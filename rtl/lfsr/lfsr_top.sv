==> flow/design.v <==
module gen_lfsr #(
  parameter                   GP_LFSR_SEED                  = 16'd1
)(
  input wire                  clk,
  input wire                  rst_n,
  input wire                  gen_en,                                                       
  input wire    [15:0]        rgen_lfsr,
  input wire                  rgen_en,
  output reg    [15:0]        lfsr
);
  logic                       c;
  always_ff @( posedge clk, negedge rst_n ) begin
    if(~rst_n)
                              lfsr                          <= GP_LFSR_SEED;
    else if(rgen_en)
                              lfsr                          <= rgen_lfsr;
    else if(gen_en)
                              lfsr                          <= {lfsr[14:0], c} ;
    else
                              lfsr                          <= lfsr;
  end
  assign                      c                             = lfsr[15] ^ lfsr[13] ^
                                                              lfsr[12] ^ lfsr[ 3] ;   
endmodule
module lfsr_top #(
  parameter                   GP_LFSR_SEED                  = 16'd1
)
(
  input wire                  clk,
  input wire                  rst_n,
  input wire                  gen_en,                                                      
  input wire                  rgen_trg,                                                    
  output wire   [15:0]        lfsr
);
  logic                       shk_end;
  logic         [15:0]        shk_lfsr;
  shk_lfsr	shk_lfsr_inst (
                              .clk                          ( clk ),
                              .rst_n                        ( rst_n ),
                              .s_shk                        ( rgen_trg ),
                              .curr_lfsr                    ( lfsr ),
                              .shk_end                      ( shk_end ),
                              .shk_lfsr                     ( shk_lfsr )
  );
  gen_lfsr	#(.GP_LFSR_SEED(GP_LFSR_SEED))
    gen_lfsr_inst (
                              .clk                          ( clk ),
                              .rst_n                        ( rst_n ),
                              .gen_en                       ( gen_en ),
                              .rgen_lfsr                    ( shk_lfsr ),
                              .rgen_en                      ( shk_end ),
                              .lfsr                         ( lfsr )
  );
endmodule
module shk_lfsr(
  input wire                  clk,
  input wire                  rst_n,
  input wire                  s_shk,                                                       
  input wire    [15:0]        curr_lfsr,
  output reg                  shk_end,
  output reg    [15:0]        shk_lfsr
);
  localparam                  LP_RAM_DATA_RESERVED          = 26'd0;
  logic                       lt_trg;
  logic         [15:0]        shk_timer;
  logic                       not_allzero;
  always_ff @( posedge clk, negedge rst_n ) begin
    if(~rst_n)
                              lt_trg                        <= 1'b0;
    else  if(not_allzero)
                              lt_trg                        <= 1'b0;
    else  if(s_shk)
                              lt_trg                        <= 1'b1;
  end
  always_ff @( posedge clk, negedge rst_n ) begin
    if(~rst_n)
                              shk_timer                     <= 16'd0;
    else
                              shk_timer                     <= shk_timer + 16'd1;
  end
  always_ff @( posedge clk, negedge rst_n ) begin
    if(~rst_n)
                              shk_lfsr                      <= 16'd0;
    else if(not_allzero)
                              shk_lfsr                      <= curr_lfsr ^ shk_timer;
    else
                              shk_lfsr                      <= shk_lfsr;
  end
  always_ff @( posedge clk, negedge rst_n ) begin
    if(~rst_n)
                              shk_end                       <= 1'b0;
    else if(s_shk && not_allzero)
                              shk_end                       <= 1'b1;
    else
                              shk_end                       <= 1'b0;
  end
  assign                      not_allzero                   = |(shk_lfsr ^ shk_timer);
endmodule
==> Tool chain data of lfsr_top <==
Tool output for the design above, in the order of the flow.
Lines are those of the file above, counted from 1.
Operators carry their Yosys type and port widths (W data, S select, Z words).
Library cell names are shortened.
{ "inputs": {"top_module": "lfsr_top", "clock_port": "clk", "library": "sky130hd", "corner": "tt_025C_1v80"} }

==> Word-level counts <==
Yosys after proc, flatten, opt, wreduce and memory -nomap, before mapping. Memory bits, and registers merged into a memory's read port (data or address), are not among the register bits. Print and check cells are not counted. Equal cells are merged and count once.
{ "bits": {"input_bits": 4, "word_cells": 16, "output_inout_bits": 16, "regBits": 49} }
{ "op_classes": {"muxes": 3, "n_logic": 5, "n_addsub": 1, "reduce_logical": 3} }
{ "ops": {"columns": ["operator", "n"], "rows": [
  ["$xor A16 B16 Y16", 2],
  ["$mux W16", 2],
  ["$add A16 B1 Y16 const B", 1],
  ["$reduce_or A16 Y1", 1],
  ["$xor A1 B1 Y1", 3],
  ["$reduce_bool A2 Y1", 1],
  ["$logic_and A1 B1 Y1", 1],
  ["$mux W1", 1]
]} }

==> Depth <==
Longest topological path by Yosys (ltp), each cell counted once; first at word level (registers and memories cut), then after technology mapping (sequential cells cut; the memories' decode and read muxes count).
{ "depth": {"word_depth": 5, "ABC_AREA": 0, "mapped_depth": 6, "depth_no_buf": 5} }

==> Synthesis result <==
Yosys stat after the flow's synthesis: flattened, memories mapped to cells. It holds for the ABC_AREA given above (unset counts as 0); a run with the other value may have another netlist.
{ "types": {"columns": ["cell", "n", "area_total_um2"], "rows": [
  ["dfrtp_1", 48, 1.2E+03],
  ["xor2_1", 39, 341.578],
  ["mux2i_1", 16, 160.154],
  ["mux2_4", 9, 135.13],
  ["xnor2_1", 10, 87.584],
  ["o21ai_0", 16, 80.077],
  ["mux2_2", 7, 78.826],
  ["nand2_1", 21, 78.826],
  ["nor4_2", 4, 50.048],
  ["buf_6", 3, 33.782],
  ["clkbuf_1", 7, 26.275],
  ["dfstp_2", 1, 26.275],
  ["buf_2", 5, 25.024],
  ["nand3_1", 5, 25.024],
  ["nand4_4", 1, 21.27],
  ["nand4_1", 3, 18.768],
  ["and4_1", 2, 17.517],
  ["nor2_1", 4, 15.014]
]} }
Other cell types: 4; their cells: 7.
{ "mapped": {"mapped_cells": 208, "buf_cells": 15, "ff_cells": 49, "seq_area_um2": 1227.4, "yosys_area_um2": 2463.6} }
By module: a second synthesis without flattening, with its own total; a netlist apart from the flattened one above.
{ "unflattened": {"cells_unflattened": 209, "hier_area_um2": 2513.7} }
Rows give one instance, submodules left out.
{ "by_module": {"columns": ["mod", "mod_seq_area_um2", "area_um2", "cells", "instances"], "rows": [
  ["shk_lfsr", 825.8, 1717.9, 136, 1],
  ["gen_lfsr #(GP_LFSR_SEED=1)", 401.6, 795.8, 73, 1],
  ["lfsr_top", 0.0, 0.0, 0, 1]
]} }

==> Path before layout <==
Source: OpenSTA report_checks on the synthesized netlist (no wires, ideal clock, input and output delay 20% of the period each), path of least setup slack; recovery checks are left aside. Register names are those of the netlist, which keeps one name where synthesis merged equal registers.
{ "synth_timing": {"kind": "flip-flop to flip-flop", "startpoint": "register shk_lfsr_inst.shk_timer[12]", "endpoint": "register shk_lfsr_inst.shk_lfsr[10]", "delay_ns": 1.776, "slack_ns": 0.204, "setup_time_ns": 0.125, "clock_period_ns": 1.98, "stages": 7, "t_arrival_ns": 1.651, "required_ns": 1.855, "t_first_pin_ns": 0.000, "n_path_buf": 2, "period_less_setup_slack_ns": 1.776} }
"delay_ns" = arrival - input delay + setup time.
"stages": output pins that drive a net of the path, with the launching flip-flop's if there is one; two outputs of one cell count as two.
"period_less_setup_slack_ns" = period - worst setup slack (recovery checks aside). The figure is calculated, with input and output delays left at 20% of the set period.
Between the ends stands the longest chain of elaborated cells between them, by number of cells; it is not shown to be the way that was timed. Of several equally long chains one is given.
Each line given opens the expression or statement behind the cell; cells for indexed reads and writes are added by Yosys, which also makes memories of some case tables.
At most two assigning lines are given for a register; there are more.
{ "synth_between": {"path_cell_list": "dfrtp_1 -> buf_6 -> xor2_1 -> nor4_2 -> nand4_4 -> buf_6 -> mux2_4", "elab_chain_cells": 2, "cone_cells": 2, "cone_lines": 1, "cone_classes": "logic (1); reduce/logical (1)"} }
{ "synth_rtl": {"columns": ["element", "line", "rtl"], "rows": [
  ["start: declaration", 65, "logic         [15:0]        shk_timer;"],
  ["start: assignment", 77, "shk_timer                     <= 16'd0;"],
  ["start: assignment", 79, "shk_timer                     <= shk_timer + 16'd1;"],
  ["$xor A16 B16 Y16", 97, "assign                      not_allzero                   = |(shk_lfsr ^ shk_timer);"],
  ["$reduce_or A16 Y1", 97, null],
  ["end: assignment", 85, "shk_lfsr                      <= curr_lfsr ^ shk_timer;"],
  ["end: assignment", 87, "shk_lfsr                      <= shk_lfsr;"],
  ["end: declaration", 61, "output reg    [15:0]        shk_lfsr"]
]} }

==> Timing after layout <==
From the final timing report of run 1: the path of least setup slack in the routed layout; clock arrival at registers is part of the times.
{ "layout_timing": {"kind": "flip-flop to output port", "startpoint": "register gen_lfsr_inst.lfsr[0]", "endpoint": "output lfsr[0]", "stages": 2, "n_path_buf": 1, "out_delay_ns": 0.54, "t_arrival_ns": 1.40, "required_ns": 2.18, "clock_period_ns": 2.72, "t_first_pin_ns": 0.29, "slack_ns": 0.77} }
At most two assigning lines are given for a register; there are more.
{ "layout_between": {"path_cell_list": "dfstp_2 -> clkdlybuf4s50_1", "elab_chain_cells": 0, "cone_cells": 0, "cone_lines": 0} }
{ "layout_rtl": {"columns": ["element", "line", "rtl"], "rows": [
  ["start: declaration", 9, "output reg    [15:0]        lfsr"],
  ["start: assignment", 16, "lfsr                          <= rgen_lfsr;"],
  ["start: assignment", 18, "lfsr                          <= {lfsr[14:0], c} ;"],
  ["end: declaration", 33, "output wire   [15:0]        lfsr"]
]} }

## Implementation results

Module lfsr_top, platform sky130hd: 2 stored runs of the flow (Yosys, OpenROAD) with differing settings, in no particular order. Input and output delays are each 20% of the period that was set; the output load is 0.01 pF.
By "achieved_clock_period_ns" is meant the clock period of the run minus its worst setup slack. This is arithmetic on one report: input and output delays are still those of the set period (20% each).
"worst_path_ns" means the part of the period allowed to the worst setup path (the constraints hold back 20% at inputs and 20% at outputs) less its slack; where the path has registers, the arrival times of their clocks count too.
"design_power_uw": no workload was simulated; the value follows from the tool's default switching activity.
[
  {
    "run": "run 1",
    "settings": { "period_ns": 2.72, "CORE_UTILIZATION": 22, "SETUP_SLACK_MARGIN": 0.69, "CORE_ASPECT_RATIO": 1.88, "CELL_PAD_IN_SITES_GLOBAL_PLACEMENT": 0, "GPL_TIMING_DRIVEN": 1, "MAX_ROUTING_LAYER": "met4", "CAP_MARGIN": 20, "CORE_MARGIN": 2, "SLEW_MARGIN": 20 },
    "results": { "utilization_pct": 26.4, "worst_path_ns": 1.40, "timing.worst_path_kind": "flip-flop to output port", "ws_setup_ns": 0.773, "total_die_area_um2": 12103.5, "post_route_stdcell_area_um2": 2925.3, "achieved_clock_period_ns": 1.947, "final_setup_tns_ns": 0.000, "yosys.chip_area_um2": 2463.6, "design_power_uw": 2385 }
  },
  {
    "run": "run 2",
    "settings": { "period_ns": 2.26, "CORE_UTILIZATION": 19, "SETUP_SLACK_MARGIN": -0.09, "PLACE_DENSITY": 0.84, "CELL_PAD_IN_SITES_DETAIL_PLACEMENT": 2, "TNS_END_PERCENT": 25, "GPL_TIMING_DRIVEN": 1, "GPL_ROUTABILITY_DRIVEN": 1, "CAP_MARGIN": 25, "SLEW_MARGIN": 40, "MIN_ROUTING_LAYER": "met2", "MAX_ROUTING_LAYER": "met4", "CORE_MARGIN": 2 },
    "results": { "utilization_pct": 23.4, "worst_path_ns": 2.19, "timing.worst_path_kind": "flip-flop to flip-flop", "ws_setup_ns": 0.067, "total_die_area_um2": 13893.3, "post_route_stdcell_area_um2": 2955.3, "achieved_clock_period_ns": 2.193, "final_setup_tns_ns": 0.000, "yosys.chip_area_um2": 2463.6, "design_power_uw": 2938 }
  }
]
