==> flow/design.v <==
module vram_pts_inf (
  input wire                  clk,
  input wire                  rst_n,
  input wire    [12:0]        adr,
  input wire                  adr_en,
  input wire    [107:0]       rd_dt,
  output reg    [5:0]         rd_adr,
  output reg                  rd_en,
  output wire                 pts_rd_dt
);
  localparam                  LP_MODULE_NUM                 = 60;
  logic         [3:0]         sft_en;
  logic         [12:0]        sft_adr;
  logic         [59:0]        adr_rng_chk;
  logic        [5:0]          rd_adr_r;
  logic        [5:0]          rd_adr_lt;
  logic         [1:0]         sft_rd_en;
  logic         [79:0]        lt_rd_dt;
  always_ff @( posedge clk, negedge rst_n ) begin
    if(~rst_n)
                              sft_adr                       <= 12'd0;
    else
                              sft_adr                       <= adr;
  end
  always_ff @( posedge clk, negedge rst_n ) begin
    if(~rst_n)
                              sft_en                        <= 1'b0;
    else
                              sft_en                        <= {sft_en[2:0], adr_en};
  end
  genvar i;
  generate
  for(i = 0; i < LP_MODULE_NUM; i = i + 1) begin: a
    assign                    adr_rng_chk[59-i]             = (sft_adr >= i*80) && (sft_adr <= ((i+1)*80)-1);
  end
  endgenerate
  always_ff @( posedge clk, negedge rst_n ) begin
    if(~rst_n)
                              rd_adr_r                        <= 6'd1;
    else if(sft_en[0] || (~sft_en[0] & &sft_en[3:1]))
      case(adr_rng_chk)
        60'h000000000000001:  rd_adr_r                        <= 6'd60;                           
        60'h000000000000002:  rd_adr_r                        <= 6'd59;
        60'h000000000000004:  rd_adr_r                        <= 6'd58;
        60'h000000000000008:  rd_adr_r                        <= 6'd57;
        60'h000000000000010:  rd_adr_r                        <= 6'd56;                            
        60'h000000000000020:  rd_adr_r                        <= 6'd55;
        60'h000000000000040:  rd_adr_r                        <= 6'd54;
        60'h000000000000080:  rd_adr_r                        <= 6'd53;        
        60'h000000000000100:  rd_adr_r                        <= 6'd52;  
        60'h000000000000200:  rd_adr_r                        <= 6'd51;
        60'h000000000000400:  rd_adr_r                        <= 6'd50;
        60'h000000000000800:  rd_adr_r                        <= 6'd49;
        60'h000000000001000:  rd_adr_r                        <= 6'd48;
        60'h000000000002000:  rd_adr_r                        <= 6'd47;
        60'h000000000004000:  rd_adr_r                        <= 6'd46;
        60'h000000000008000:  rd_adr_r                        <= 6'd45;
        60'h000000000010000:  rd_adr_r                        <= 6'd44;
        60'h000000000020000:  rd_adr_r                        <= 6'd43;
        60'h000000000040000:  rd_adr_r                        <= 6'd42;
        60'h000000000080000:  rd_adr_r                        <= 6'd41;
        60'h000000000100000:  rd_adr_r                        <= 6'd40;
        60'h000000000200000:  rd_adr_r                        <= 6'd39;
        60'h000000000400000:  rd_adr_r                        <= 6'd38;
        60'h000000000800000:  rd_adr_r                        <= 6'd37;
        60'h000000001000000:  rd_adr_r                        <= 6'd36;
        60'h000000002000000:  rd_adr_r                        <= 6'd35;
        60'h000000004000000:  rd_adr_r                        <= 6'd34;
        60'h000000008000000:  rd_adr_r                        <= 6'd33;
        60'h000000010000000:  rd_adr_r                        <= 6'd32;
        60'h000000020000000:  rd_adr_r                        <= 6'd31;
        60'h000000040000000:  rd_adr_r                        <= 6'd30;
        60'h000000080000000:  rd_adr_r                        <= 6'd29;
        60'h000000100000000:  rd_adr_r                        <= 6'd28;
        60'h000000200000000:  rd_adr_r                        <= 6'd27;
        60'h000000400000000:  rd_adr_r                        <= 6'd26;
        60'h000000800000000:  rd_adr_r                        <= 6'd25;
        60'h000001000000000:  rd_adr_r                        <= 6'd24;
        60'h000002000000000:  rd_adr_r                        <= 6'd23;
        60'h000004000000000:  rd_adr_r                        <= 6'd22;
        60'h000008000000000:  rd_adr_r                        <= 6'd21;
        60'h000010000000000:  rd_adr_r                        <= 6'd20;
        60'h000020000000000:  rd_adr_r                        <= 6'd19;
        60'h000040000000000:  rd_adr_r                        <= 6'd18;
        60'h000080000000000:  rd_adr_r                        <= 6'd17;
        60'h000100000000000:  rd_adr_r                        <= 6'd16;
        60'h000200000000000:  rd_adr_r                        <= 6'd15;
        60'h000400000000000:  rd_adr_r                        <= 6'd14;
        60'h000800000000000:  rd_adr_r                        <= 6'd13;
        60'h001000000000000:  rd_adr_r                        <= 6'd12;
        60'h002000000000000:  rd_adr_r                        <= 6'd11;
        60'h004000000000000:  rd_adr_r                        <= 6'd10;
        60'h008000000000000:  rd_adr_r                        <= 6'd9;       
        60'h010000000000000:  rd_adr_r                        <= 6'd8;
        60'h020000000000000:  rd_adr_r                        <= 6'd7;
        60'h040000000000000:  rd_adr_r                        <= 6'd6;
        60'h080000000000000:  rd_adr_r                        <= 6'd5; 
        60'h100000000000000:  rd_adr_r                        <= 6'd4;
        60'h200000000000000:  rd_adr_r                        <= 6'd3;
        60'h400000000000000:  rd_adr_r                        <= 6'd2;
        60'h800000000000000:  rd_adr_r                        <= 6'd1;                                          
        default            :  rd_adr_r                        <= 6'd63;
      endcase
    else
                              rd_adr_r                        <= rd_adr_r;
  end
  always_ff @( posedge clk, negedge rst_n ) begin
    if(~rst_n)
                              rd_adr_lt                     <= 6'd1;
    else
                              rd_adr_lt                     <= rd_adr_r;
  end
  assign        rd_en                                       = rd_adr_r != rd_adr_lt;
  assign        rd_adr                                      = rd_adr_r;
  assign        pts_rd_dt                                   = lt_rd_dt[79];
  always_ff @( posedge clk, negedge rst_n ) begin
    if(~rst_n)
                              sft_rd_en                     <= 2'b00;
    else
                              sft_rd_en                     <= {sft_rd_en[0], rd_en};
  end
  always_ff @( posedge clk, negedge rst_n ) begin
    if(~rst_n)
                              lt_rd_dt                      <= 80'd0;
    else if(sft_rd_en[1])
                              lt_rd_dt                      <= rd_dt[80:1];
    else
                              lt_rd_dt                      <= {lt_rd_dt[78:0], 1'b0};
  end
endmodule
Step by step through the tools: vram_pts_inf. Tool output for the design above, in the order of the flow. Lines are those of the file above, counted from 1. Library cell names are shortened. Not given: n/a

Top module: vram_pts_inf. Clock input: clk. Library: sky130hd. Timing corner: tt_025C_1v80.

Word-level counts. Source: Yosys, flattened and elaborated, memories not mapped. Widths are those after wreduce; folded enables and synchronous resets count as part of the registers. Registers that Yosys merges into a memory's read port (data or address) are not register bits. Print and check cells do not count. Equal cells are merged and count once.

The entry for bitwise logic cells reads 2. Mux-type cells: 2. For reduce/logical cells the number is 62. The figure for eq/ne operators is 61. The figure for order comparisons is 120.

Operators with widths (number): case mux 6 bit (select 60 bit) (1); greater-or-equal comparator 13 x 12 -> 1 bit (second input constant) (26); <= comparator 13 x 12 -> 1 bit (second input constant) (26); greater-or-equal comparator 13 x 11 -> 1 bit (second input constant) (13); <= comparator 13 x 11 -> 1 bit (second input constant) (13); <= comparator 13 bit (second input constant) (9); greater-or-equal comparator 13 bit (second input constant) (8); 2-to-1 mux 80 bit (1); greater-or-equal comparator 13 x 10 -> 1 bit (second input constant) (6); <= comparator 13 x 10 -> 1 bit (second input constant) (6); logical AND 1 bit (60); == test 60 x 1 -> 1 bit (second input constant) (1); == test 60 x 10 -> 1 bit (second input constant) (1); == test 60 x 11 -> 1 bit (second input constant) (1); == test 60 x 12 -> 1 bit (second input constant) (1); == test 60 x 13 -> 1 bit (second input constant) (1); == test 60 x 14 -> 1 bit (second input constant) (1); == test 60 x 15 -> 1 bit (second input constant) (1); == test 60 x 16 -> 1 bit (second input constant) (1); == test 60 x 17 -> 1 bit (second input constant) (1); == test 60 x 18 -> 1 bit (second input constant) (1); == test 60 x 19 -> 1 bit (second input constant) (1); == test 60 x 2 -> 1 bit (second input constant) (1); == test 60 x 20 -> 1 bit (second input constant) (1); == test 60 x 21 -> 1 bit (second input constant) (1); == test 60 x 22 -> 1 bit (second input constant) (1); == test 60 x 23 -> 1 bit (second input constant) (1); == test 60 x 24 -> 1 bit (second input constant) (1).

Not listed: further kinds 55, cells in them 61.

Bits of input ports: 124. For output and inout bits the number is 8. For cells after elaboration the number is 253. Under flip-flop bits (word level) stands 111.

Logic depth. Longest topological path by Yosys (ltp), each cell counted once; first at word level (registers and memories cut), then after technology mapping (sequential cells cut; the memories' decode and read muxes count).

The entry for depth after elaboration reads 4. Under ABC_AREA stands 0. For depth in mapped cells the number is 10.

Synthesis result. Source: synth_stat.txt of the flow (Yosys; design flattened, memories mapped). It holds for the ABC_AREA given above (unset counts as 0); a run with the other value may have another netlist.

Cell types: dfrtp_1 (number 109, area in all 2.73E+03 µm²); mux2_2 (number 80, area in all 900.864 µm²); o21ai_0 (number 27, area in all 135.13 µm²); nor2_1 (number 27, area in all 101.347 µm²); a21oi_1 (number 19, area in all 95.091 µm²); nand3_1 (number 18, area in all 90.086 µm²); clkbuf_1 (number 23, area in all 86.333 µm²); nand2_1 (number 23, area in all 86.333 µm²); nor3_1 (number 13, area in all 65.062 µm²); nand4_1 (number 10, area in all 62.56 µm²); buf_2 (number 11, area in all 55.053 µm²); dfstp_2 (number 2, area in all 52.55 µm²); nor4b_4 (number 2, area in all 47.546 µm²); a31oi_1 (number 7, area in all 43.792 µm²); nand2b_1 (number 7, area in all 43.792 µm²); nor4_1 (number 7, area in all 43.792 µm²); xor2_1 (number 5, area in all 43.792 µm²); a211oi_1 (number 5, area in all 37.536 µm²).

Not listed: further types 52, cells in them 97.

Cell area after synthesis: 5482.8 µm². The figure for buffers is 38. Cell count: 492. Flip-flop cells: 111. The entry for sequential part of the area reads 2780.2 µm².

Path before layout. OpenSTA on the mapped netlist: ideal clock, no wires. The path of least setup slack (recovery checks aside). Input and output delay are each 20% of the period. Register names are those of the netlist, which keeps one name where synthesis merged equal registers.

Path kind: reg2reg. From: reg sft_adr[12]. To: reg rd_adr_r[0]. Stages on the path: 9. The figure for slack is 637 ps. For arrival time the number is 2399 ps. Setup time: 83 ps. The entry for delay of the path reads 2482 ps. For launch time at the first pin the number is 0 ps. Under clock period stands 3120 ps. The entry for data required time reads 3037 ps. Under synthesis period reached stands 2483 ps.

"delay of the path" is the arrival time less input delay plus setup time. "stages on the path": output pins that drive a net of the path, with the launching flip-flop's if there is one; two outputs of one cell count as two. "synthesis period reached" is the clock period less the worst setup slack; recovery checks do not enter. This is arithmetic on one report: input and output delays are still those of the set period (20% each). Between the ends stands the longest chain of elaborated cells between them, by number of cells; it is not shown to be the way that was timed. Of several equally long chains one is given. A line is the first line of the expression or statement that the cell stems from. Yosys adds cells for indexed reads and writes and turns some case tables into memories. At most two assigning lines are given for a register; there are more.

Cell sequence: dfrtp_1 -> buf_6 -> nor4b_4 -> o21ai_2 -> o21a_1 -> a221o_1 -> or3_1 -> or4_1 -> o32a_1. Under length of the longest elaborated chain stands 4. The entry for elaborated cells on any way between the ends reads 241. Those cells by class: compare: 120; eq/ne: 60; mux: 1; reduce/logical: 60.

RTL lines, path post-synthesis: from (decl) (RTL line 13) `logic         [12:0]        sft_adr;`; from (assign) (RTL line 21) `sft_adr                       <= 12'd0;`; from (assign) (RTL line 23) `sft_adr                       <= adr;`; greater-or-equal comparator 13 bit (RTL line 34) `assign                    adr_rng_chk[59-i]             = (sft_adr >= i*80) && (sft_adr <= ((i+1)*80)-1);`; logical AND 1 bit (RTL line 34); == test 60 bit (RTL line 41) `case(adr_rng_chk)`; case mux 6 bit (select 60 bit) (RTL line 41); to (assign) (RTL line 42) `60'h000000000000001:  rd_adr_r                        <= 6'd60;`; to (assign) (RTL line 105) `rd_adr_r                        <= rd_adr_r;`; to (decl) (RTL line 15) `logic        [5:0]          rd_adr_r;`.

Path in the finished layout. From the final timing report of flow run B: the path of least setup slack in the routed layout; clock arrival at registers is part of the times. The path's times are printed in steps of 10 ps; the period is the one set.

Path kind: reg2reg. From: reg sft_adr[9]. To: reg rd_adr_r[0]. For launch time at the first pin the number is 340 ps. Under clock period stands 2850 ps. Setup time: 70 ps. The figure for slack is 150 ps. The entry for data required time reads 3120 ps. Stages on the path: 8. For arrival time the number is 2970 ps.

Between the ends stands the longest chain of elaborated cells between them, by number of cells; it is not shown to be the way that was timed. Of several equally long chains one is given. At most two assigning lines are given for a register; there are more.

Cell sequence: dfrtp_1 -> and4b_2 -> nand4_1 -> o21ai_0 -> a221o_1 -> or3_1 -> or4_1 -> o32a_1. Under length of the longest elaborated chain stands 4. The entry for elaborated cells on any way between the ends reads 241. Those cells by class: compare: 120; eq/ne: 60; mux: 1; reduce/logical: 60.

RTL lines, path after layout: from (decl) (RTL line 13) `logic         [12:0]        sft_adr;`; from (assign) (RTL line 21) `sft_adr                       <= 12'd0;`; from (assign) (RTL line 23) `sft_adr                       <= adr;`; greater-or-equal comparator 13 bit (RTL line 34) `assign                    adr_rng_chk[59-i]             = (sft_adr >= i*80) && (sft_adr <= ((i+1)*80)-1);`; logical AND 1 bit (RTL line 34); == test 60 bit (RTL line 41) `case(adr_rng_chk)`; case mux 6 bit (select 60 bit) (RTL line 41); to (assign) (RTL line 42) `60'h000000000000001:  rd_adr_r                        <= 6'd60;`; to (assign) (RTL line 105) `rd_adr_r                        <= rd_adr_r;`; to (decl) (RTL line 15) `logic        [5:0]          rd_adr_r;`.

Ticket comment

Top module vram_pts_inf; platform sky130hd; tools Yosys and OpenROAD; 2 stored runs in no particular order. Input and output delays are each 20% of the period that was set; the output load is 0.01 pF. "achieved clock period" is the run's clock period less its worst setup slack. It is reckoned from that one timing run; input and output delays stay at 20% of the period that was set. By "time on the worst setup path" is meant the share of the clock period that the worst setup path is allowed (20% is reserved at inputs, 20% at outputs), minus its slack. Clock arrival times at its registers enter into it. "power" rests on the timing tool's default activity at the inputs, not on a simulated workload. "time on the worst setup path" is given in steps of 10 ps.

Files of flow run A:
==> flow/run.sh <==
#!/bin/bash
# the make line also repeats the synthesis and layout settings of config.mk as NAME=value (left out here)
make -C /OpenROAD-flow-scripts/flow DESIGN_CONFIG=/design/flow/config.mk WORK_HOME=/design/flow/orfs CLKGATE_MAP_FILE= finish
==> flow/config.mk <==
export PLATFORM = sky130hd
export DESIGN_NAME = vram_pts_inf
export DESIGN_NICKNAME = vram_pts_inf
export VERILOG_FILES = /design/flow/design.v
export SDC_FILE = /design/flow/constraint.sdc
export NUM_CORES = 4
export LEC_CHECK = 0
export CAP_MARGIN = 20
export CELL_PAD_IN_SITES_DETAIL_PLACEMENT = 2
export CORE_ASPECT_RATIO = 1.06
export CORE_MARGIN = 6
export CORE_UTILIZATION = 46
export GPL_ROUTABILITY_DRIVEN = 1
export PLACE_DENSITY = 0.75
export SLEW_MARGIN = 20
==> flow/constraint.sdc <==
create_clock -name core_clock -period 2.86 [get_ports {clk}]
set_input_delay 0.5720 -clock core_clock [delete_from_list [all_inputs] [get_ports {clk}]]
set_output_delay 0.5720 -clock core_clock [all_outputs]
set_load 0.01 [all_outputs]

Outcome of flow run A: not finished: placement ended with error DPL-0033.

Files of flow run B:
==> flow/run.sh <==
#!/bin/bash
# the make line also repeats the synthesis and layout settings of config.mk as NAME=value (left out here)
make -C /OpenROAD-flow-scripts/flow DESIGN_CONFIG=/design/flow/config.mk WORK_HOME=/design/flow/orfs CLKGATE_MAP_FILE= finish
==> flow/config.mk <==
export PLATFORM = sky130hd
export DESIGN_NAME = vram_pts_inf
export DESIGN_NICKNAME = vram_pts_inf
export VERILOG_FILES = /design/flow/design.v
export SDC_FILE = /design/flow/constraint.sdc
export NUM_CORES = 4
export LEC_CHECK = 0
export CAP_MARGIN = 20
export CORE_MARGIN = 2
export CORE_UTILIZATION = 40
export SLEW_MARGIN = 20
==> flow/constraint.sdc <==
create_clock -name core_clock -period 2.85 [get_ports {clk}]
set_input_delay 0.5700 -clock core_clock [delete_from_list [all_inputs] [get_ports {clk}]]
set_output_delay 0.5700 -clock core_clock [all_outputs]
set_load 0.01 [all_outputs]

Results of flow run B. The measured overall die area is 14659.2 µm². The post-route utilization reads 0.56. The chip area in the Yosys report stands at 5482.8 µm². For the standard-cell area of the final layout the run shows 7442.1 µm². The power is 3.983 mW. The worst setup slack after layout stands at 148 ps. The achieved clock period is 2702 ps. The final setup TNS stands at 0 ps. The time on the worst setup path comes to 2700 ps. Critical path type: reg2reg.
