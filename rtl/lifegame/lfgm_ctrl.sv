==> flow/design.v <==
module lfgm_ctrl (
  input wire                  clk,
  input wire                  rst_n,
  input wire                  start_trg,
  input wire                  rgen_trg,
  output reg    [4:0]         state_cnt,
  output reg    [23:0]        gnrt_cnt,
  output reg                  rgen_en,
  output reg    [5:0]         adr,
  output reg                  wr_en,
  output reg                  rd_en,
  output reg                  wcf,                                                         
  output reg                  ram_face                                                     
);
  localparam                  LP_WAIT                       = 5'd17;
  localparam                  LP_PRE_READ_1                 = 5'd0;
  localparam                  LP_READ                       = 5'd1;
  localparam                  LP_SHIFTIN_AND_START_JDG      = 5'd5;
  localparam                  LP_CHK_UPPERLEFT              = 5'd6;
  localparam                  LP_CHK_UPPER                  = 5'd7;
  localparam                  LP_CHK_UPPERRIGHT             = 5'd8;
  localparam                  LP_CHK_LEFT                   = 5'd9;
  localparam                  LP_CHK_RIGHT                  = 5'd10;
  localparam                  LP_CHK_LOWERLEFT              = 5'd11;
  localparam                  LP_CHK_LOWER                  = 5'd12;
  localparam                  LP_CHK_LOWERRIGHT             = 5'd13;
  localparam                  LP_JDG_LIFE_OR_DEATH          = 5'd14;
  localparam                  LP_DLT                        = 5'd15;                       
  localparam                  LP_WRITE                      = 5'd16;
  logic         [1:0]         trg_sft;
  logic         [6:0]         trg_cnt;
  logic                       start_next_gen;
  logic         [5:0]         wr_adr;
  logic         [5:0]         rd_adr;
  logic                       lt_rgen_trg;
  always_ff @( posedge clk, negedge rst_n ) begin
    if(~rst_n)
                              trg_sft                       <= 2'b00;
    else
                              trg_sft                       <= {trg_sft[0], start_trg};
  end
  always_ff @( posedge clk, negedge rst_n ) begin
    if(~rst_n)
                              trg_cnt                       <= 7'd0;
    else if(trg_sft[1] && ~trg_sft[0])
     if(trg_cnt == 7'd5)
                              trg_cnt                       <= 7'd0;
      else
                              trg_cnt                       <= trg_cnt + 7'd1;
    else
                              trg_cnt                       <= trg_cnt;
  end
  always_ff @( posedge clk, negedge rst_n ) begin
    if(~rst_n)
                              gnrt_cnt                      <= 24'd0;
    else if(trg_sft[1] && ~trg_sft[0])
     if(trg_cnt == 7'd5)
                              gnrt_cnt                       <= gnrt_cnt + 24'd1;
    else
                              gnrt_cnt                       <= gnrt_cnt;
  end
  always_ff @( posedge clk, negedge rst_n ) begin
    if(~rst_n)
                              start_next_gen                <= 1'b0;
    else if(trg_sft[1] && ~trg_sft[0])
     if(trg_cnt == 7'd5)
                              start_next_gen                <= 1'b1;
      else
                              start_next_gen                <= 1'b0;
    else
                              start_next_gen                <= 1'b0;
  end
  always_ff @( posedge clk, negedge rst_n ) begin
    if(~rst_n)
                              state_cnt                     <= LP_WAIT;
    else if(start_next_gen)
                              state_cnt                     <= LP_PRE_READ_1;
    else if(state_cnt == LP_WAIT)
      if(wr_adr >= 6'd62)
                              state_cnt                     <= LP_WAIT;
      else
                              state_cnt                     <= LP_READ;
    else
                              state_cnt                     <= state_cnt + 4'd1;
  end
  always_ff @( posedge clk, negedge rst_n ) begin
    if(~rst_n)
                              lt_rgen_trg                   <= 1'b0;
    else if(rgen_trg)
                              lt_rgen_trg                   <= 1'b1;
    else if(start_next_gen)
                              lt_rgen_trg                   <= 1'b0;
    else
                              lt_rgen_trg                   <= lt_rgen_trg;
  end
  always_ff @( posedge clk, negedge rst_n ) begin
    if(~rst_n)
                              rgen_en                       <= 1'b0;
    else if(start_next_gen)
      if(lt_rgen_trg)
                              rgen_en                       <= 1'b1;
      else
                              rgen_en                       <= 1'b0;
    else
                              rgen_en                       <= rgen_en;
  end
  always_ff @( posedge clk, negedge rst_n ) begin
    if(~rst_n)
                              wr_adr                       <= 6'd63;
    else if(start_next_gen)
                              wr_adr                       <= 6'd0;
    else if(wr_adr >= 6'd62)
                              wr_adr                       <= wr_adr;
    else if(wr_en)
                              wr_adr                       <= wr_adr + 6'd1;
    else
                              wr_adr                       <= wr_adr;
  end
  always_ff @( posedge clk, negedge rst_n ) begin
    if(~rst_n)
                              rd_adr                        <= 6'd63;
    else if(start_next_gen)
                              rd_adr                        <= 6'd0;
    else if(rd_adr >= 6'd62)
                              rd_adr                        <= rd_adr;
    else if(rd_en)
                              rd_adr                        <= rd_adr + 6'd1;
    else
                              rd_adr                        <= rd_adr;
  end
  always_comb begin
    if(state_cnt == LP_WRITE)
                              adr                           = wr_adr;
    else
                              adr                           = rd_adr;
  end
  always_comb begin
    if(state_cnt == LP_WRITE)
                              wr_en                         <= 1'b1;
    else
                              wr_en                         <= 1'b0;
  end
  always_comb begin
    if((state_cnt == LP_PRE_READ_1) || (state_cnt == LP_READ))
                              rd_en                         <= 1'b1;
    else
                              rd_en                         <= 1'b0;
  end
  always_ff @( posedge clk, negedge rst_n ) begin
    if(~rst_n)
                              wcf                           <= 1'b0;
    else if(start_next_gen)
                              wcf                           <= 1'b0;
    else if((state_cnt == LP_WRITE) && (wr_adr == 6'd60))
                              wcf                           <= 1'b0;
    else if((state_cnt == LP_WRITE) && (wr_adr == 6'd0))
                              wcf                           <= 1'b1;
    else
                              wcf                           <= wcf;
  end
  always_ff @( posedge clk, negedge rst_n ) begin
    if(~rst_n)
                              ram_face                      <= 1'b0;
    else if(start_next_gen)
                              ram_face                      <= ~ram_face;
    else
                              ram_face                      <= ram_face;
  end
endmodule
Reports on lfgm_ctrl
Tool output for the design above, in the order of the flow.
Lines are those of the file above, counted from 1.
Operators carry their Yosys type and port widths (W data, S select, Z words).
{"block": "inputs", "top_module": "lfgm_ctrl", "clk_port": "clk", "library": "sky130hd", "pvt_corner": "tt_025C_1v80"}

After elaboration
Yosys after proc, flatten, opt, wreduce and memory -nomap, before mapping. Memory bits, and registers merged into a memory's read port (data or address), are not among the register bits. Print and check cells are not counted. Equal cells are merged and count once.
{"block": "bits", "reg_bits": 55, "elab_cells": 61, "out_inout_bits": 40}
{"block": "op_classes", "n_reduce_logical": 13, "add_sub_neg": 5, "compare": 2, "logic": 2, "n_eq": 7, "n_mux": 21}
{"block": "op_table", "operator": "$mux W6", "n": 7}
{"block": "op_table", "operator": "$add A24 B1 Y24 const B", "n": 1}
{"block": "op_table", "operator": "$mux W5", "n": 3}
{"block": "op_table", "operator": "$add A6 B1 Y6 const B", "n": 2}
{"block": "op_table", "operator": "$ge A6 B6 Y1 const B", "n": 2}
{"block": "op_table", "operator": "$eq A5 B5 Y1 const B", "n": 2}
{"block": "op_table", "operator": "$mux W1", "n": 10}
{"block": "op_table", "operator": "$add A7 B1 Y7 const B", "n": 1}
{"block": "op_table", "operator": "$eq A7 B3 Y1 const B", "n": 1}
{"block": "op_table", "operator": "$mux W7", "n": 1}
{"block": "op_table", "operator": "$reduce_and A2 Y1", "n": 3}
{"block": "op_table", "operator": "$reduce_bool A2 Y1", "n": 3}
{"block": "op_table", "operator": "$eq A6 B6 Y1 const B", "n": 1}
{"block": "op_table", "operator": "$logic_not A6 Y1", "n": 1}
{"block": "op_table", "operator": "$add A5 B1 Y5 const B", "n": 1}
{"block": "op_table", "operator": "$eq A5 B1 Y1 const B", "n": 1}
{"block": "op_table", "operator": "$logic_not A5 Y1", "n": 1}
{"block": "op_table", "operator": "$ne A2 B2 Y1 const B", "n": 2}
{"block": "op_table", "operator": "$logic_and A1 B1 Y1", "n": 3}
{"block": "op_table", "operator": "$reduce_bool A3 Y1", "n": 1}
{"block": "op_table", "operator": "$not A1 Y1", "n": 2}
{"block": "op_table", "operator": "$logic_or A1 B1 Y1", "n": 1}

Depth
Yosys ltp: most cells in a row. Word level: on the elaborated netlist, between registers, memories and ports. Mapped: between sequential cells and ports; inverters and the memories' decode and read muxes count.
{"block": "depth", "word_depth": 6, "ABC_AREA": 0, "mapped_depth": 7}

Netlist
Yosys stat after the flow's synthesis: flattened, memories mapped to cells. It holds for the ABC_AREA given above (unset counts as 0); a run with the other value may have another netlist.
Totals and module areas in this step are rounded.
{"block": "synth_totals", "mapped_area_um2": 2758, "seqArea_um2": 1394, "ffs": 55, "n_buf": 5, "cell_count": 254}
{"block": "by_type", "type": "sky130_fd_sc_hd__dfrtp_1", "n": 41}
{"block": "by_type", "type": "sky130_fd_sc_hd__dfstp_2", "n": 14}
{"block": "by_type", "type": "sky130_fd_sc_hd__xor2_1", "n": 18}
{"block": "by_type", "type": "sky130_fd_sc_hd__xnor2_1", "n": 16}
{"block": "by_type", "type": "sky130_fd_sc_hd__ha_1", "n": 11}
{"block": "by_type", "type": "sky130_fd_sc_hd__mux2_2", "n": 8}
{"block": "by_type", "type": "sky130_fd_sc_hd__nor2_1", "n": 22}
{"block": "by_type", "type": "sky130_fd_sc_hd__nand3_1", "n": 14}
{"block": "by_type", "type": "sky130_fd_sc_hd__o21ai_0", "n": 10}
{"block": "by_type", "type": "sky130_fd_sc_hd__inv_1", "n": 13}
{"block": "by_type", "type": "sky130_fd_sc_hd__nand2_1", "n": 13}
{"block": "by_type", "type": "sky130_fd_sc_hd__and3_1", "n": 7}
{"block": "by_type", "type": "sky130_fd_sc_hd__nor4_4", "n": 2}
{"block": "by_type", "type": "sky130_fd_sc_hd__nor3_1", "n": 8}
{"block": "by_type", "type": "sky130_fd_sc_hd__nand4_1", "n": 5}
{"block": "by_type", "type": "sky130_fd_sc_hd__a21oi_1", "n": 6}
{"block": "by_type", "type": "sky130_fd_sc_hd__and2_1", "n": 4}
{"block": "by_type", "type": "sky130_fd_sc_hd__and4bb_2", "n": 2}
Other cell types: 23; their cells: 40.

Timing after synthesis
Path of least setup slack by OpenSTA after synthesis, without wires, with an ideal clock, recovery checks aside; 20% of the period is set as input and as output delay. Where synthesis merged equal registers, the netlist keeps one of their names.
{"block": "synth_timing", "path_type": "flip-flop to output port", "from": "register state_cnt[1]", "to": "output port adr[1]", "path_delay_ps": 1691, "arrival_ps": 1691, "path_stages": 6, "path_slack_ps": 1277, "required_time_ps": 2968, "n_path_buf": 1, "clock_period_ps": 3710, "synth_period_reached_ps": 2433}
"path_delay_ps" = arrival - input delay + setup time.
At an output port there is no setup time.
"path_stages" counts driving pins, that of a launching flip-flop among them; a cell with two outputs on the path counts twice.
"synth_period_reached_ps" is the clock period less the worst setup slack; recovery checks do not enter. This is arithmetic on one report: input and output delays are still those of the set period (20% each).
The rows between start and end are the longest chain of elaborated cells between them; the timing report does not say that the signal goes this way. Where chains are equally long, one stands for them.
Each line given opens the expression or statement behind the cell; cells for indexed reads and writes are added by Yosys, which also makes memories of some case tables.
A register here has more assigning lines than the two given.
{"block": "synth_via", "cell_sequence": "sky130_fd_sc_hd__dfrtp_1 > sky130_fd_sc_hd__inv_1 > sky130_fd_sc_hd__ha_1 > sky130_fd_sc_hd__and4bb_2 > sky130_fd_sc_hd__buf_1 > sky130_fd_sc_hd__mux2_2", "elab_chain_cells": 2}
{"block": "synth_rtl", "item": "start, declared", "line": 6, "text": "output reg    [4:0]         state_cnt,"}
{"block": "synth_rtl", "item": "start, assigned", "line": 75, "text": "state_cnt                     <= LP_WAIT;"}
{"block": "synth_rtl", "item": "start, assigned", "line": 84, "text": "state_cnt                     <= state_cnt + 4'd1;"}
{"block": "synth_rtl", "item": "$eq A5 B5 Y1", "line": 132, "text": "if(state_cnt == LP_WRITE)"}
{"block": "synth_rtl", "item": "$mux W6", "line": 132}
{"block": "synth_rtl", "item": "end, declared", "line": 9, "text": "output reg    [5:0]         adr,"}

Timing after layout
Path of least setup slack in the final report of run 1 (OpenROAD, finished layout, wires in). Where an end is a register, its clock arrival counts in the times.
The report prints the path's times to 10 ps; the period is as set.
{"block": "layout_timing", "path_type": "flip-flop to output port", "from": "register state_cnt[0]", "to": "output port adr[1]", "arrival_ps": 1830, "path_slack_ps": -750, "required_time_ps": 1090, "path_stages": 7, "n_path_buf": 2, "clock_period_ps": 1360}
The rows between start and end are the longest chain of elaborated cells between them; the timing report does not say that the signal goes this way. Where chains are equally long, one stands for them.
A register here has more assigning lines than the two given.
{"block": "layout_via", "cell_sequence": "sky130_fd_sc_hd__dfstp_2 > sky130_fd_sc_hd__inv_2 > sky130_fd_sc_hd__ha_4 > sky130_fd_sc_hd__and4bb_4 > sky130_fd_sc_hd__buf_6 > sky130_fd_sc_hd__mux2_4 > sky130_fd_sc_hd__buf_6", "elab_chain_cells": 2}
{"block": "layout_rtl", "item": "start, declared", "line": 6, "text": "output reg    [4:0]         state_cnt,"}
{"block": "layout_rtl", "item": "start, assigned", "line": 75, "text": "state_cnt                     <= LP_WAIT;"}
{"block": "layout_rtl", "item": "start, assigned", "line": 84, "text": "state_cnt                     <= state_cnt + 4'd1;"}
{"block": "layout_rtl", "item": "$eq A5 B5 Y1", "line": 132, "text": "if(state_cnt == LP_WRITE)"}
{"block": "layout_rtl", "item": "$mux W6", "line": 132}
{"block": "layout_rtl", "item": "end, declared", "line": 9, "text": "output reg    [5:0]         adr,"}

Memo
Re: implementation data of lfgm_ctrl

Flow measurements of lfgm_ctrl on sky130hd: 2 stored runs with different settings, listed in no order. Input and output delays are each 20% of the period that was set; the output load is 0.01 pF.
"achieved_clock_period_ps": clock period set for the run, less the worst setup slack. It is reckoned from that one timing run; input and output delays stay at 20% of the period that was set.
"worstPathTime_ps" = time allowed to the worst setup path (clock period - input delay - output delay, where it has them) - its slack; a late launch clock adds to it, a late capture clock takes from it.
"worstPathTime_ps" is given in steps of 10 ps.
Measured values are rounded.

{"run": "run 1", "settings": { "period_ns": 1.36, "CORE_UTILIZATION": 20, "PLACE_DENSITY_LB_ADDON": 0.26, "CELL_PAD_IN_SITES_GLOBAL_PLACEMENT": 2, "CELL_PAD_IN_SITES_DETAIL_PLACEMENT": 1, "TNS_END_PERCENT": 20, "ABC_AREA": 0, "GPL_TIMING_DRIVEN": 0, "SLEW_MARGIN": 10, "MIN_ROUTING_LAYER": "met2", "MAX_ROUTING_LAYER": "met5", "CAP_MARGIN": 20, "CORE_MARGIN": 2 }, "results": { "final_die_area_um2": 14740, "utilization_pct": 31.0, "setup_worst_slack_ps": -746, "final_cell_area_um2": 4138, "achieved_clock_period_ps": 2106, "worstPathTime_ps": 1830, "timing.worst_path_kind": "flip-flop to output port", "post_synth_area_um2": 2758, "total_negative_slack_ps": -15600 }}
{"run": "run 2", "settings": { "period_ns": 2.39, "SETUP_SLACK_MARGIN": 0.09, "CAP_MARGIN": 20, "CORE_MARGIN": 2, "CORE_UTILIZATION": 40, "SLEW_MARGIN": 20 }, "results": { "final_die_area_um2": 7574, "utilization_pct": 51.6, "setup_worst_slack_ps": 124, "final_cell_area_um2": 3470, "achieved_clock_period_ps": 2266, "worstPathTime_ps": 1790, "timing.worst_path_kind": "flip-flop to output port", "post_synth_area_um2": 2758, "total_negative_slack_ps": 0 }}
